==> flow/design.v <==
module srrc_filter( input clk, reset,
							input [1:0] sw,
                    input signed [17:0] x_in,  
                    output reg signed [17:0] y);  
integer  i;
reg signed [17:0] x[20:0];  
reg signed [18:0] sum_level_1[10:0];
reg signed [17:0] sum_out[9:0];
reg signed [36:0] LUT_out[10:0];  
reg signed [17:0] b[10:0];  
always @ (posedge clk or posedge reset)
    if(reset)
        x[0] <= 0;
    else
        x[0] <= x_in;
always @ (posedge clk or posedge reset)
    if(reset) 
    begin
        for(i=1; i<21; i=i+1)
            x[i] <= 0;
    end
    else
    begin
        for(i=1; i<21; i=i+1)
            x[i] <= x[i-1];
    end
always @ *
begin
    for(i=0; i<=9; i= i+1)
    sum_level_1[i] <= {x[i][17], x[i]} + {x[20-i][17], x[20-i]};  
end
always @ *
    sum_level_1[10] <= {x[10][17], x[10]};
always @ *
if (reset)
    for (i = 0; i <=9; i=i+1)
        sum_out[i] = 18'sd 0;
else
    begin
        sum_out[0] = LUT_out[0][35:18] + LUT_out[1][35:18];
        for(i = 0; i <=8 ; i=i+1)
            sum_out[i+1] <= sum_out[i] + LUT_out[i+2][35:18]; 
    end
always @ (posedge clk or posedge reset)
    if(reset)
        y <= 0;
    else
        y <= sum_out[9];
always @ *
begin
	case(sum_level_1[0])
		19 'd0      :	LUT_out[0]  = 37'd0;
		19 'd98304  :	LUT_out[0]  = 37'd29851648;
		19 'd32768  :	LUT_out[0]  = 37'd9950549;
		-19'd32768  :	LUT_out[0]  = -37'd9950549;
		-19'd98304  :	LUT_out[0]  = -37'd29851648;
		19 'd196608 :	LUT_out[0]  = 37'd59703296;
		19 'd131072 :	LUT_out[0]  = 37'd39802197;
		19 'd65536  :	LUT_out[0]  = 37'd19901099;
		-19'd65536  :	LUT_out[0]  = -37'd19901099;
		-19'd131072 :	LUT_out[0]  = -37'd39802197;
		-19'd196608 :	LUT_out[0]  = -37'd59703296;
		default     :	LUT_out[0]  = 37'd0;
	endcase
end
always @ *
begin
	case(sum_level_1[1])
		19 'd0      :	LUT_out[1]  = 37'd0;
		19 'd98304  :	LUT_out[1]  = 37'd70025216;
		19 'd32768  :	LUT_out[1]  = 37'd23341739;
		-19'd32768  :	LUT_out[1]  = -37'd23341739;
		-19'd98304  :	LUT_out[1]  = -37'd70025216;
		19 'd196608 :	LUT_out[1]  = 37'd140050432;
		19 'd131072 :	LUT_out[1]  = 37'd93366955;
		19 'd65536  :	LUT_out[1]  = 37'd46683477;
		-19'd65536  :	LUT_out[1]  = -37'd46683477;
		-19'd131072 :	LUT_out[1]  = -37'd93366955;
		-19'd196608 :	LUT_out[1]  = -37'd140050432;
		default     :	LUT_out[1]  = 37'd0;
	endcase
end
always @ *
begin
	case(sum_level_1[2])
		19 'd0      :	LUT_out[2]  = 37'd0;
		19 'd98304  :	LUT_out[2]  = 37'd56754176;
		19 'd32768  :	LUT_out[2]  = 37'd18918059;
		-19'd32768  :	LUT_out[2]  = -37'd18918059;
		-19'd98304  :	LUT_out[2]  = -37'd56754176;
		19 'd196608 :	LUT_out[2]  = 37'd113508352;
		19 'd131072 :	LUT_out[2]  = 37'd75672235;
		19 'd65536  :	LUT_out[2]  = 37'd37836117;
		-19'd65536  :	LUT_out[2]  = -37'd37836117;
		-19'd131072 :	LUT_out[2]  = -37'd75672235;
		-19'd196608 :	LUT_out[2]  = -37'd113508352;
		default     :	LUT_out[2]  = 37'd0;
	endcase
end
always @ *
begin
	case(sum_level_1[3])
		19 'd0      :	LUT_out[3]  = 37'd0;
		19 'd98304  :	LUT_out[3]  = -37'd78118912;
		19 'd32768  :	LUT_out[3]  = -37'd26039637;
		-19'd32768  :	LUT_out[3]  = 37'd26039637;
		-19'd98304  :	LUT_out[3]  = 37'd78118912;
		19 'd196608 :	LUT_out[3]  = -37'd156237824;
		19 'd131072 :	LUT_out[3]  = -37'd104158549;
		19 'd65536  :	LUT_out[3]  = -37'd52079275;
		-19'd65536  :	LUT_out[3]  = 37'd52079275;
		-19'd131072 :	LUT_out[3]  = 37'd104158549;
		-19'd196608 :	LUT_out[3]  = 37'd156237824;
		default     :	LUT_out[3]  = 37'd0;
	endcase
end
always @ *
begin
	case(sum_level_1[4])
		19 'd0      :	LUT_out[4]  = 37'd0;
		19 'd98304  :	LUT_out[4]  = -37'd302972928;
		19 'd32768  :	LUT_out[4]  = -37'd100990976;
		-19'd32768  :	LUT_out[4]  = 37'd100990976;
		-19'd98304  :	LUT_out[4]  = 37'd302972928;
		19 'd196608 :	LUT_out[4]  = -37'd605945856;
		19 'd131072 :	LUT_out[4]  = -37'd403963904;
		19 'd65536  :	LUT_out[4]  = -37'd201981952;
		-19'd65536  :	LUT_out[4]  = 37'd201981952;
		-19'd131072 :	LUT_out[4]  = 37'd403963904;
		-19'd196608 :	LUT_out[4]  = 37'd605945856;
		default     :	LUT_out[4]  = 37'd0;
	endcase
end
always @ *
begin
	case(sum_level_1[5])
		19 'd0      :	LUT_out[5]  = 37'd0;
		19 'd98304  :	LUT_out[5]  = -37'd422641664;
		19 'd32768  :	LUT_out[5]  = -37'd140880555;
		-19'd32768  :	LUT_out[5]  = 37'd140880555;
		-19'd98304  :	LUT_out[5]  = 37'd422641664;
		19 'd196608 :	LUT_out[5]  = -37'd845283328;
		19 'd131072 :	LUT_out[5]  = -37'd563522219;
		19 'd65536  :	LUT_out[5]  = -37'd281761109;
		-19'd65536  :	LUT_out[5]  = 37'd281761109;
		-19'd131072 :	LUT_out[5]  = 37'd563522219;
		-19'd196608 :	LUT_out[5]  = 37'd845283328;
		default     :	LUT_out[5]  = 37'd0;
	endcase
end
always @ *
begin
	case(sum_level_1[6])
		19 'd0      :	LUT_out[6]  = 37'd0;
		19 'd98304  :	LUT_out[6]  = -37'd157024256;
		19 'd32768  :	LUT_out[6]  = -37'd52341419;
		-19'd32768  :	LUT_out[6]  = 37'd52341419;
		-19'd98304  :	LUT_out[6]  = 37'd157024256;
		19 'd196608 :	LUT_out[6]  = -37'd314048512;
		19 'd131072 :	LUT_out[6]  = -37'd209365675;
		19 'd65536  :	LUT_out[6]  = -37'd104682837;
		-19'd65536  :	LUT_out[6]  = 37'd104682837;
		-19'd131072 :	LUT_out[6]  = 37'd209365675;
		-19'd196608 :	LUT_out[6]  = 37'd314048512;
		default     :	LUT_out[6]  = 37'd0;
	endcase
end
always @ *
begin
	case(sum_level_1[7])
		19 'd0      :	LUT_out[7]  = 37'd0;
		19 'd98304  :	LUT_out[7]  = 37'd645464064;
		19 'd32768  :	LUT_out[7]  = 37'd215154688;
		-19'd32768  :	LUT_out[7]  = -37'd215154688;
		-19'd98304  :	LUT_out[7]  = -37'd645464064;
		19 'd196608 :	LUT_out[7]  = 37'd1290928128;
		19 'd131072 :	LUT_out[7]  = 37'd860618752;
		19 'd65536  :	LUT_out[7]  = 37'd430309376;
		-19'd65536  :	LUT_out[7]  = -37'd430309376;
		-19'd131072 :	LUT_out[7]  = -37'd860618752;
		-19'd196608 :	LUT_out[7]  = -37'd1290928128;
		default     :	LUT_out[7]  = 37'd0;
	endcase
end
always @ *
begin
	case(sum_level_1[8])
		19 'd0      :	LUT_out[8]  = 37'd0;
		19 'd98304  :	LUT_out[8]  = 37'd1814659072;
		19 'd32768  :	LUT_out[8]  = 37'd604886357;
		-19'd32768  :	LUT_out[8]  = -37'd604886357;
		-19'd98304  :	LUT_out[8]  = -37'd1814659072;
		19 'd196608 :	LUT_out[8]  = 37'd3629318144;
		19 'd131072 :	LUT_out[8]  = 37'd2419545429;
		19 'd65536  :	LUT_out[8]  = 37'd1209772715;
		-19'd65536  :	LUT_out[8]  = -37'd1209772715;
		-19'd131072 :	LUT_out[8]  = -37'd2419545429;
		-19'd196608 :	LUT_out[8]  = -37'd3629318144;
		default     :	LUT_out[8]  = 37'd0;
	endcase
end
always @ *
begin
	case(sum_level_1[9])
		19 'd0      :	LUT_out[9]  = 37'd0;
		19 'd98304  :	LUT_out[9]  = 37'd2873360384;
		19 'd32768  :	LUT_out[9]  = 37'd957786795;
		-19'd32768  :	LUT_out[9]  = -37'd957786795;
		-19'd98304  :	LUT_out[9]  = -37'd2873360384;
		19 'd196608 :	LUT_out[9]  = 37'd5746720768;
		19 'd131072 :	LUT_out[9]  = 37'd3831147179;
		19 'd65536  :	LUT_out[9]  = 37'd1915573589;
		-19'd65536  :	LUT_out[9]  = -37'd1915573589;
		-19'd131072 :	LUT_out[9]  = -37'd3831147179;
		-19'd196608 :	LUT_out[9]  = -37'd5746720768;
		default     :	LUT_out[9]  = 37'd0;
	endcase
end
always @ *
begin
	case(sum_level_1[10])
		19 'd0      :	LUT_out[10] = 37'd0;
		19 'd32768  :	LUT_out[10] = 37'd3301212160;
		19 'd10923  :	LUT_out[10] = 37'd1100404053;
		-19'd10923  :	LUT_out[10] = -37'd1100404053;
		-19'd32768  :	LUT_out[10] = -37'd3301212160;
		default     :	LUT_out[10] = 37'd0;
	endcase
end
endmodule
==> Step by step through the tools: srrc_filter <==
What the tools print for srrc_filter, step after step.
Lines are those of the file above, counted from 1.
{ "inputs": {"top": "srrc_filter", "clock_port": "clk", "cell_library": "sky130hd", "pvt_corner": "tt_025C_1v80"} }

==> After elaboration <==
Counts by Yosys on the flattened word-level netlist (proc, flatten, opt, wreduce). Print and check cells are left out. Cells with the same type and inputs are merged into one.
{ "op_classes": {"addsub": 20, "eq_ne": 104, "mux": 20} }
{ "op_table": {"columns": ["operator", "n"], "rows": [
  ["parallel mux 36 bit (select 10 bit)", 10],
  ["equality test 19 bit with constant B", 52],
  ["equality test 19 x 17 -> 1 bit with constant B", 20],
  ["equality test 19 x 18 -> 1 bit with constant B", 20],
  ["equality test 19 x 16 -> 1 bit with constant B", 11],
  ["adder 18 x 18 -> 19 bit", 10],
  ["adder 18 bit", 10],
  ["2-to-1 mux 18 bit", 9],
  ["parallel mux 36 bit (select 4 bit)", 1],
  ["equality test 19 x 14 -> 1 bit with constant B", 1]
]} }
{ "bits": {"regBits": 396, "inputBits": 22, "out_inout_bits": 18, "wordCells": 166} }

==> Longest topological paths <==
Depth = most cells in a row (Yosys ltp): at word level without a register or memory, in the mapped netlist without a sequential cell, where the memories' decode and read muxes count.
{ "depth": {"ltp_word": 22, "abc_area": 0, "mapped_depth": 75, "mapped_depth_nobuf": 75} }

==> Mapped cells and area <==
Yosys stat after the flow's synthesis: flattened, memories mapped to cells. It holds for the ABC_AREA given above (unset counts as 0); a run with the other value may have another netlist.
{ "types": {"columns": ["cell_type", "n", "area_total_um2"], "rows": [
  ["sky130_fd_sc_hd__dfrtp_1", 396, 9.91E+03],
  ["sky130_fd_sc_hd__ha_1", 328, 4.1E+03],
  ["sky130_fd_sc_hd__a21oi_1", 257, 1.29E+03],
  ["sky130_fd_sc_hd__nor2_1", 307, 1.15E+03],
  ["sky130_fd_sc_hd__xnor2_1", 114, 998.458],
  ["sky130_fd_sc_hd__o21ai_0", 174, 870.835],
  ["sky130_fd_sc_hd__xor2_1", 86, 753.222],
  ["sky130_fd_sc_hd__nand2_1", 183, 686.909],
  ["sky130_fd_sc_hd__a21o_1", 89, 668.141],
  ["sky130_fd_sc_hd__inv_1", 174, 653.126],
  ["sky130_fd_sc_hd__fa_1", 30, 600.576],
  ["sky130_fd_sc_hd__nor3_1", 101, 505.485],
  ["sky130_fd_sc_hd__nor2b_1", 63, 394.128],
  ["sky130_fd_sc_hd__o21bai_1", 41, 307.795],
  ["sky130_fd_sc_hd__nand3_1", 61, 305.293],
  ["sky130_fd_sc_hd__nand2b_1", 48, 300.288],
  ["sky130_fd_sc_hd__a211oi_1", 34, 255.245],
  ["sky130_fd_sc_hd__o21a_1", 33, 247.738]
]} }
Other cell types: 67; their cells: 497.
{ "synth_totals": {"stdcells": 3016, "yosys_area_um2": 27722.8, "ffs": 396} }

==> Worst setup path after synthesis <==
Source: OpenSTA report_checks on the synthesized netlist (no wires, ideal clock, input and output delay 20% of the period each), path of least setup slack; recovery checks are left aside. Register names are those of the netlist, which keeps one name where synthesis merged equal registers.
{ "synth_timing": {"kind": "input port to flip-flop", "startpoint": "input reset", "endpoint": "register y[17]", "clock_period_ps": 28000, "input_delay_ps": 5600, "setup_ps": 72, "launch_ps": 5600, "arrival_time_ps": 21842, "slack_ps": 6085, "path_delay_ps": 16314, "driving_pins": 27, "n_path_buf": 0, "period_less_setup_slack_ps": 21915} }
"path_delay_ps" = arrival - input delay + setup time.
"driving_pins": output pins that drive a net of the path, with the launching flip-flop's if there is one; two outputs of one cell count as two.
"period_less_setup_slack_ps" is the clock period less the worst setup slack; recovery checks do not enter. This is arithmetic on one report: input and output delays are still those of the set period (20% each).
The rows between start and end are the longest chain of elaborated cells between them; the timing report does not say that the signal goes this way. Where chains are equally long, one stands for them.
Each line given opens the expression or statement behind the cell; cells for indexed reads and writes are added by Yosys, which also makes memories of some case tables.
{ "synth_between": {"path_cell_list": "sky130_fd_sc_hd__clkinv_1 > sky130_fd_sc_hd__and3_1 > sky130_fd_sc_hd__ha_1 > sky130_fd_sc_hd__xnor2_1 > sky130_fd_sc_hd__nor2_1 > sky130_fd_sc_hd__ha_1 > sky130_fd_sc_hd__or4b_2 > sky130_fd_sc_hd__a31o_2 > sky130_fd_sc_hd__a21o_1 > sky130_fd_sc_hd__a21oi_1 > sky130_fd_sc_hd__xor2_1 > sky130_fd_sc_hd__nor2_1 > sky130_fd_sc_hd__ha_1 > sky130_fd_sc_hd__a21o_1 > sky130_fd_sc_hd__a21o_1 > sky130_fd_sc_hd__a21o_1 > sky130_fd_sc_hd__a31oi_1 > sky130_fd_sc_hd__mux2_2 > sky130_fd_sc_hd__ha_1 > sky130_fd_sc_hd__or3_1 > sky130_fd_sc_hd__o21ai_0 > sky130_fd_sc_hd__a31o_2 > sky130_fd_sc_hd__xor2_2 > sky130_fd_sc_hd__xnor3_1 > sky130_fd_sc_hd__xnor2_1 > sky130_fd_sc_hd__xnor3_1 > sky130_fd_sc_hd__nor2_1", "elab_chain_cells": 17, "cone_cells": 17} }
{ "synth_lines": {"columns": ["item", "line_no", "rtl"], "rows": [
  ["from (decl)", 1, "module srrc_filter( input clk, reset,"],
  ["2-to-1 mux 18 bit", 35, "if (reset)"],
  ["adder 18 bit", 42, "sum_out[i+1] <= sum_out[i] + LUT_out[i+2][35:18];"],
  ["2-to-1 mux 18 bit", 35, null],
  ["adder 18 bit", 42, null],
  ["2-to-1 mux 18 bit", 35, null],
  ["adder 18 bit", 42, null],
  ["2-to-1 mux 18 bit", 35, null],
  ["[3 not listed]", null, null],
  ["2-to-1 mux 18 bit", 35, null],
  ["adder 18 bit", 42, null],
  ["2-to-1 mux 18 bit", 35, null],
  ["adder 18 bit", 42, null],
  ["2-to-1 mux 18 bit", 35, null],
  ["adder 18 bit", 42, null],
  ["2-to-1 mux 18 bit", 35, null],
  ["to (assign)", 46, "y <= 0;"],
  ["to (assign)", 48, "y <= sum_out[9];"],
  ["to (decl)", 4, "output reg signed [17:0] y);"]
]} }

==> Timing after layout <==
Path of least setup slack in the final report of flow run A (OpenROAD, finished layout, wires in). Where an end is a register, its clock arrival counts in the times.
The path's times are printed in steps of 10 ps; the period is the one set.
{ "layout_timing": {"kind": "flip-flop to flip-flop", "startpoint": "register x[0][0]", "endpoint": "register y[17]", "clock_period_ps": 24400, "setup_ps": 150, "launch_ps": 610, "arrival_time_ps": 18540, "slack_ps": 6310, "driving_pins": 68, "n_path_buf": 0} }
The rows between start and end are the longest chain of elaborated cells between them; the timing report does not say that the signal goes this way. Where chains are equally long, one stands for them.
{ "layout_between": {"path_cell_list": "sky130_fd_sc_hd__dfrtp_1 > sky130_fd_sc_hd__ha_1 > sky130_fd_sc_hd__fa_1 > sky130_fd_sc_hd__a21o_1 > sky130_fd_sc_hd__a21oi_1 > sky130_fd_sc_hd__o21bai_1 > sky130_fd_sc_hd__a21o_1 > sky130_fd_sc_hd__a21oi_1 > sky130_fd_sc_hd__o21bai_1 > sky130_fd_sc_hd__a21o_1 > sky130_fd_sc_hd__a21oi_1 > sky130_fd_sc_hd__xnor2_1 > sky130_fd_sc_hd__nor4_1 > sky130_fd_sc_hd__o2111ai_1 > sky130_fd_sc_hd__nor2_1 > sky130_fd_sc_hd__a21boi_0 > sky130_fd_sc_hd__fa_1 > sky130_fd_sc_hd__ha_1 > [32 not listed] > sky130_fd_sc_hd__a21oi_1 > sky130_fd_sc_hd__xor2_1 > sky130_fd_sc_hd__nor2_1 > sky130_fd_sc_hd__ha_1 > sky130_fd_sc_hd__a21o_1 > sky130_fd_sc_hd__a21o_1 > sky130_fd_sc_hd__a21o_1 > sky130_fd_sc_hd__a31oi_1 > sky130_fd_sc_hd__mux2_2 > sky130_fd_sc_hd__ha_1 > sky130_fd_sc_hd__or3_1 > sky130_fd_sc_hd__o21ai_0 > sky130_fd_sc_hd__a31o_2 > sky130_fd_sc_hd__xor2_2 > sky130_fd_sc_hd__xnor3_1 > sky130_fd_sc_hd__xnor2_1 > sky130_fd_sc_hd__xnor3_1 > sky130_fd_sc_hd__nor2_1", "elab_chain_cells": 22, "cone_cells": 31} }
{ "layout_lines": {"columns": ["item", "line_no", "rtl"], "rows": [
  ["from (decl)", 6, "reg signed [17:0] x[20:0];"],
  ["from (assign)", 13, "x[0] <= 0;"],
  ["from (assign)", 15, "x[0] <= x_in;"],
  ["adder 18 x 18 -> 19 bit", 30, "sum_level_1[i] <= {x[i][17], x[i]} + {x[20-i][17], x[20-i]};"],
  ["equality test 19 bit", 51, "case(sum_level_1[0])"],
  ["parallel mux 36 bit (select 10 bit)", 51, null],
  ["adder 18 bit", 40, "sum_out[0] = LUT_out[0][35:18] + LUT_out[1][35:18];"],
  ["adder 18 bit", 42, "sum_out[i+1] <= sum_out[i] + LUT_out[i+2][35:18];"],
  ["2-to-1 mux 18 bit", 35, "if (reset)"],
  ["adder 18 bit", 42, null],
  ["[8 not listed]", null, null],
  ["2-to-1 mux 18 bit", 35, null],
  ["adder 18 bit", 42, null],
  ["2-to-1 mux 18 bit", 35, null],
  ["adder 18 bit", 42, null],
  ["2-to-1 mux 18 bit", 35, null],
  ["adder 18 bit", 42, null],
  ["2-to-1 mux 18 bit", 35, null],
  ["to (assign)", 46, "y <= 0;"],
  ["to (assign)", 48, "y <= sum_out[9];"],
  ["to (decl)", 4, "output reg signed [17:0] y);"]
]} }

==> runs of srrc_filter <==
Design srrc_filter on sky130hd. What follows are 2 stored runs of the flow, each under its own settings; their order means nothing. The constraints put input and output delay at 20% of the set period each and load the outputs with 0.01 pF.
"period_reached_ps" = clock period - worst setup slack. The figure is calculated, with input and output delays left at 20% of the set period.
"worst_path_ps" is the time allowed to the run's worst setup path (the clock period less input and output delay, where it has them) less its slack. Clock arrival times count: a late capture clock shortens it, a late launch clock lengthens it.
By "power_uw" is meant OpenSTA's value without simulated activity: inputs other than the clock are taken to toggle once in ten clock periods, and the tool carries that through the logic.
"worst_path_ps" is known to 10 ps.

Flow run A
==> flow/run.sh <==
#!/bin/bash
# the make line also repeats the synthesis and layout settings of config.mk as NAME=value (left out here)
make -C /OpenROAD-flow-scripts/flow DESIGN_CONFIG=/design/flow/config.mk WORK_HOME=/design/flow/orfs CLKGATE_MAP_FILE= finish
==> flow/config.mk <==
export PLATFORM = sky130hd
export DESIGN_NAME = srrc_filter
export DESIGN_NICKNAME = srrc_filter
export VERILOG_FILES = /design/flow/design.v
export SDC_FILE = /design/flow/constraint.sdc
export NUM_CORES = 4
export LEC_CHECK = 0
export CAP_MARGIN = 15
export CELL_PAD_IN_SITES_DETAIL_PLACEMENT = 2
export CORE_ASPECT_RATIO = 0.82
export CORE_MARGIN = 2
export CORE_UTILIZATION = 43
export CTS_CLUSTER_DIAMETER = 64
export GPL_TIMING_DRIVEN = 1
export MAX_ROUTING_LAYER = met4
export MIN_ROUTING_LAYER = met2
export PLACE_DENSITY_LB_ADDON = 0.26
export SETUP_SLACK_MARGIN = -0.98
export SLEW_MARGIN = 20
==> flow/constraint.sdc <==
create_clock -name core_clock -period 24.4 [get_ports {clk}]
set_input_delay 4.8800 -clock core_clock [delete_from_list [all_inputs] [get_ports {clk}]]
set_output_delay 4.8800 -clock core_clock [all_outputs]
set_load 0.01 [all_outputs]

==> results of flow run A, as JSON <==
{
  "timing.hold.ws_ps": 375,
  "worst_path_ps": 18090,
  "critical_path_kind": "flip-flop to flip-flop",
  "finalCellArea_um2": 30596.8,
  "period_reached_ps": 18088,
  "die_area_um2": 66528.3,
  "fin_tns_ps": 0,
  "power_uw": 1834,
  "worstSetupSlack_ps": 6312,
  "synthArea_um2": 27722.8,
  "final_util_frac": 0.479
}

Flow run B
==> flow/run.sh <==
#!/bin/bash
# the make line also repeats the synthesis and layout settings of config.mk as NAME=value (left out here)
make -C /OpenROAD-flow-scripts/flow DESIGN_CONFIG=/design/flow/config.mk WORK_HOME=/design/flow/orfs CLKGATE_MAP_FILE= finish
==> flow/config.mk <==
export PLATFORM = sky130hd
export DESIGN_NAME = srrc_filter
export DESIGN_NICKNAME = srrc_filter
export VERILOG_FILES = /design/flow/design.v
export SDC_FILE = /design/flow/constraint.sdc
export NUM_CORES = 4
export LEC_CHECK = 0
export CAP_MARGIN = 20
export CELL_PAD_IN_SITES_DETAIL_PLACEMENT = 0
export CELL_PAD_IN_SITES_GLOBAL_PLACEMENT = 1
export CORE_MARGIN = 2
export CORE_UTILIZATION = 17
export HOLD_SLACK_MARGIN = 0.0
export PLACE_DENSITY_LB_ADDON = 0.07
export SETUP_SLACK_MARGIN = 1.17
export SLEW_MARGIN = 20
==> flow/constraint.sdc <==
create_clock -name core_clock -period 12.4 [get_ports {clk}]
set_input_delay 2.4800 -clock core_clock [delete_from_list [all_inputs] [get_ports {clk}]]
set_output_delay 2.4800 -clock core_clock [all_outputs]
set_load 0.01 [all_outputs]

==> results of flow run B, as JSON <==
{
  "timing.hold.ws_ps": 376,
  "worst_path_ps": 13930,
  "critical_path_kind": "flip-flop to flip-flop",
  "finalCellArea_um2": 38961.1,
  "period_reached_ps": 13925,
  "die_area_um2": 166321.0,
  "fin_tns_ps": -4974,
  "power_uw": 3867,
  "worstSetupSlack_ps": -1525,
  "synthArea_um2": 27722.8,
  "final_util_frac": 0.24
}
